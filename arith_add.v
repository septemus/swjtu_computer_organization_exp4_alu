==> flow/design.v <==
module arith_add(
	input [7:0] X,
	input [7:0] Y,
	input [2:0] S,
	output reg[15:0] ans,
	input clk,
	input cin
);
always@(posedge clk)
	begin
		if(S==3'b100)
		begin
			ans<=X+Y+cin;
		end
	end
endmodule
* Tool chain data of arith_add
What the tools print for arith_add, step after step. Lines are those of the file above, counted from 1. Operators carry their Yosys type and port widths (W data, S select, Z words). Not given: -
Inputs: design top arith_add, clock clk, standard-cell library sky130hd, corner tt_025C_1v80

* Word level
Counts by Yosys on the flattened word-level netlist (proc, flatten, opt, wreduce; memories kept). Register bits leave out memories and registers merged into their read ports (data or address); mux counts leave out enables and synchronous resets folded into registers. Print and check cells are left out. Cells with the same type and inputs are merged into one.
Storage and ports: register bits 16, input port bits 21, output and inout port bits 16, elaborated cells 4
Cells by class: add/sub/neg operators 2, equal/unequal tests 1
Operators by type and width (number):
- $add A9 B1 Y10 | 1
- $add A8 B8 Y9 | 1
- $eq A3 B3 Y1 const B | 1

* Depth
Depth = most cells in a row (Yosys ltp): at word level without a register or memory, in the mapped netlist without a sequential cell, where the memories' decode and read muxes count.
Logic depth: word-level depth 2, ABC_AREA 0, gate-level depth with buffers 5, gate-level depth less buffers 5

* Synthesis result
The flow's flattened synthesis, as Yosys stat reports it; memories are mapped. The netlist is that of the ABC_AREA named above (0 if unset); the other value can give another one.
Mapped netlist: cells in the netlist 58, synthesis area 0.0006656 mm^2, sequential area 0.0002703 mm^2, flip-flops 9, buffer cells 7
Cells by type:
- sky130_fd_sc_hd__edfxtp_1 | number 9, area in all 270.259 um^2
- sky130_fd_sc_hd__ha_1 | number 7, area in all 87.584 um^2
- sky130_fd_sc_hd__buf_4 | number 7, area in all 52.55 um^2
- sky130_fd_sc_hd__fa_1 | number 2, area in all 40.038 um^2
- sky130_fd_sc_hd__a21oi_1 | number 4, area in all 20.019 um^2
- sky130_fd_sc_hd__a311o_1 | number 2, area in all 20.019 um^2
- sky130_fd_sc_hd__xnor2_1 | number 2, area in all 17.517 um^2
- sky130_fd_sc_hd__xor2_1 | number 2, area in all 17.517 um^2
- sky130_fd_sc_hd__a21o_1 | number 2, area in all 15.014 um^2
- sky130_fd_sc_hd__o221a_2 | number 1, area in all 11.261 um^2
- sky130_fd_sc_hd__nand3_1 | number 2, area in all 10.01 um^2
- sky130_fd_sc_hd__a21oi_2 | number 1, area in all 8.758 um^2
- sky130_fd_sc_hd__inv_1 | number 2, area in all 7.507 um^2
- sky130_fd_sc_hd__nand2_1 | number 2, area in all 7.507 um^2
- sky130_fd_sc_hd__nand3b_1 | number 1, area in all 7.507 um^2
- sky130_fd_sc_hd__nor3b_1 | number 1, area in all 7.507 um^2
- sky130_fd_sc_hd__o211ai_1 | number 1, area in all 7.507 um^2
- sky130_fd_sc_hd__o21a_1 | number 1, area in all 7.507 um^2
Not listed: further types 9, cells in them 9.

* Path before layout
Source: OpenSTA report_checks on the synthesized netlist (no wires, ideal clock, input and output delay 20% of the period each), path of least setup slack; recovery checks are left aside. Register names are those of the netlist, which keeps one name where synthesis merged equal registers.
Timing after synthesis: path type input -> register, from in X[0], to reg ans[8], period 2.61 ns, input delay 0.522 ns, library setup time 0.262 ns, time at the first pin 0.522 ns, data arrival time 1.766 ns, data required time 2.348 ns, setup slack 0.582 ns, delay of the path 1.506 ns, stages 5, buffers on the path 0, synthesis period reached 2.028 ns
"delay of the path" = arrival - input delay + setup time. "stages" counts driving pins, that of a launching flip-flop among them; a cell with two outputs on the path counts twice. "synthesis period reached" is the clock period less the worst setup slack; recovery checks do not enter. This is arithmetic on one report: input and output delays are still those of the set period (20% each). Between the ends stands the longest chain of elaborated cells between them, by number of cells; it is not shown to be the way that was timed. Of several equally long chains one is given. A line is the first line of the expression or statement that the cell stems from. Yosys adds cells for indexed reads and writes and turns some case tables into memories.
Between the ends, after synthesis: cells stage by stage sky130_fd_sc_hd__fa_1 sky130_fd_sc_hd__fa_1 sky130_fd_sc_hd__a21oi_1 sky130_fd_sc_hd__o21a_1 sky130_fd_sc_hd__o21ai_0, cells in the longest elaborated chain 2, elaborated cells on any way between the ends 2, source lines of those cells 1, those cells by class add/sub (2)
Ends and longest elaborated chain, after synthesis:
- start, declared | RTL line 2 | input [7:0] X,
- $add A8 B8 Y9 | RTL line 13 | ans<=X+Y+cin;
- $add A9 B1 Y10 | RTL line 13
- end, assigned | RTL line 13
- end, declared | RTL line 5 | output reg[15:0] ans,

* Timing after layout
Path of least setup slack in the final report of flow run B (OpenROAD, finished layout, wires in). Where an end is a register, its clock arrival counts in the times.
Timing post-layout: path type input -> register, from in X[5], to reg ans[5], period 1.78 ns, input delay 0.36 ns, library setup time 0.25 ns, time at the first pin 0.36 ns, data arrival time 1.77 ns, data required time 1.78 ns, setup slack 0.01 ns, stages 5, buffers on the path 1
Between the ends stands the longest chain of elaborated cells between them, by number of cells; it is not shown to be the way that was timed. Of several equally long chains one is given.
Between the ends, post-layout: cells stage by stage sky130_fd_sc_hd__clkdlybuf4s50_1 sky130_fd_sc_hd__ha_4 sky130_fd_sc_hd__inv_2 sky130_fd_sc_hd__a311o_1 sky130_fd_sc_hd__a311o_1, cells in the longest elaborated chain 2, elaborated cells on any way between the ends 2, source lines of those cells 1, those cells by class add/sub (2)
Ends and longest elaborated chain, post-layout:
- start, declared | RTL line 2 | input [7:0] X,
- $add A8 B8 Y9 | RTL line 13 | ans<=X+Y+cin;
- $add A9 B1 Y10 | RTL line 13
- end, assigned | RTL line 13
- end, declared | RTL line 5 | output reg[15:0] ans,

Settings and measured results of 2 stored flow runs for module arith_add (sky130hd), not sorted in any way. The constraints put input and output delay at 20% of the set period each and load the outputs with 0.01 pF.
"period reached" means the clock period less the worst setup slack. The figure is calculated, with input and output delays left at 20% of the set period.
By "total design power" is meant OpenSTA's value without simulated activity: inputs other than the clock are taken to toggle once in ten clock periods, and the tool carries that through the logic.

[flow run A] flow files
==> flow/run.sh <==
#!/bin/bash
# the make line also repeats the synthesis and layout settings of config.mk as NAME=value (left out here)
make -C /OpenROAD-flow-scripts/flow DESIGN_CONFIG=/design/flow/config.mk WORK_HOME=/design/flow/orfs CLKGATE_MAP_FILE= finish
==> flow/config.mk <==
export PLATFORM = sky130hd
export DESIGN_NAME = arith_add
export DESIGN_NICKNAME = arith_add
export VERILOG_FILES = /design/flow/design.v
export SDC_FILE = /design/flow/constraint.sdc
export NUM_CORES = 4
export LEC_CHECK = 0
export CAP_MARGIN = 0
export CELL_PAD_IN_SITES_GLOBAL_PLACEMENT = 2
export CORE_MARGIN = 2
export CORE_UTILIZATION = 60
export CTS_CLUSTER_DIAMETER = 237
export GPL_TIMING_DRIVEN = 0
export MAX_ROUTING_LAYER = met4
export MIN_ROUTING_LAYER = met1
export PLACE_DENSITY_LB_ADDON = 0.11
export SLEW_MARGIN = 20
export TNS_END_PERCENT = 95
==> flow/constraint.sdc <==
create_clock -name core_clock -period 1.66 [get_ports {clk}]
set_input_delay 0.3320 -clock core_clock [delete_from_list [all_inputs] [get_ports {clk}]]
set_output_delay 0.3320 -clock core_clock [all_outputs]
set_load 0.01 [all_outputs]

[flow run A] result: not finished: placement ended with error FLW-0024

[flow run B] flow files
==> flow/run.sh <==
#!/bin/bash
# the make line also repeats the synthesis and layout settings of config.mk as NAME=value (left out here)
make -C /OpenROAD-flow-scripts/flow DESIGN_CONFIG=/design/flow/config.mk WORK_HOME=/design/flow/orfs CLKGATE_MAP_FILE= finish
==> flow/config.mk <==
export PLATFORM = sky130hd
export DESIGN_NAME = arith_add
export DESIGN_NICKNAME = arith_add
export VERILOG_FILES = /design/flow/design.v
export SDC_FILE = /design/flow/constraint.sdc
export NUM_CORES = 4
export LEC_CHECK = 0
export CAP_MARGIN = 20
export CORE_MARGIN = 2
export CORE_UTILIZATION = 40
export SLEW_MARGIN = 20
==> flow/constraint.sdc <==
create_clock -name core_clock -period 1.78 [get_ports {clk}]
set_input_delay 0.3560 -clock core_clock [delete_from_list [all_inputs] [get_ports {clk}]]
set_output_delay 0.3560 -clock core_clock [all_outputs]
set_load 0.01 [all_outputs]

[flow run B] result: post-route worst hold slack 0.503 ns; area inside the die boundary 0.0020066 mm^2; netlist area reported by Yosys 0.0006656 mm^2; total design power 0.6883 mW; worst slack on setup checks 0.009 ns; post-route utilization 75.9 %; standard-cell area after layout 0.0011699 mm^2; period reached 1.771 ns
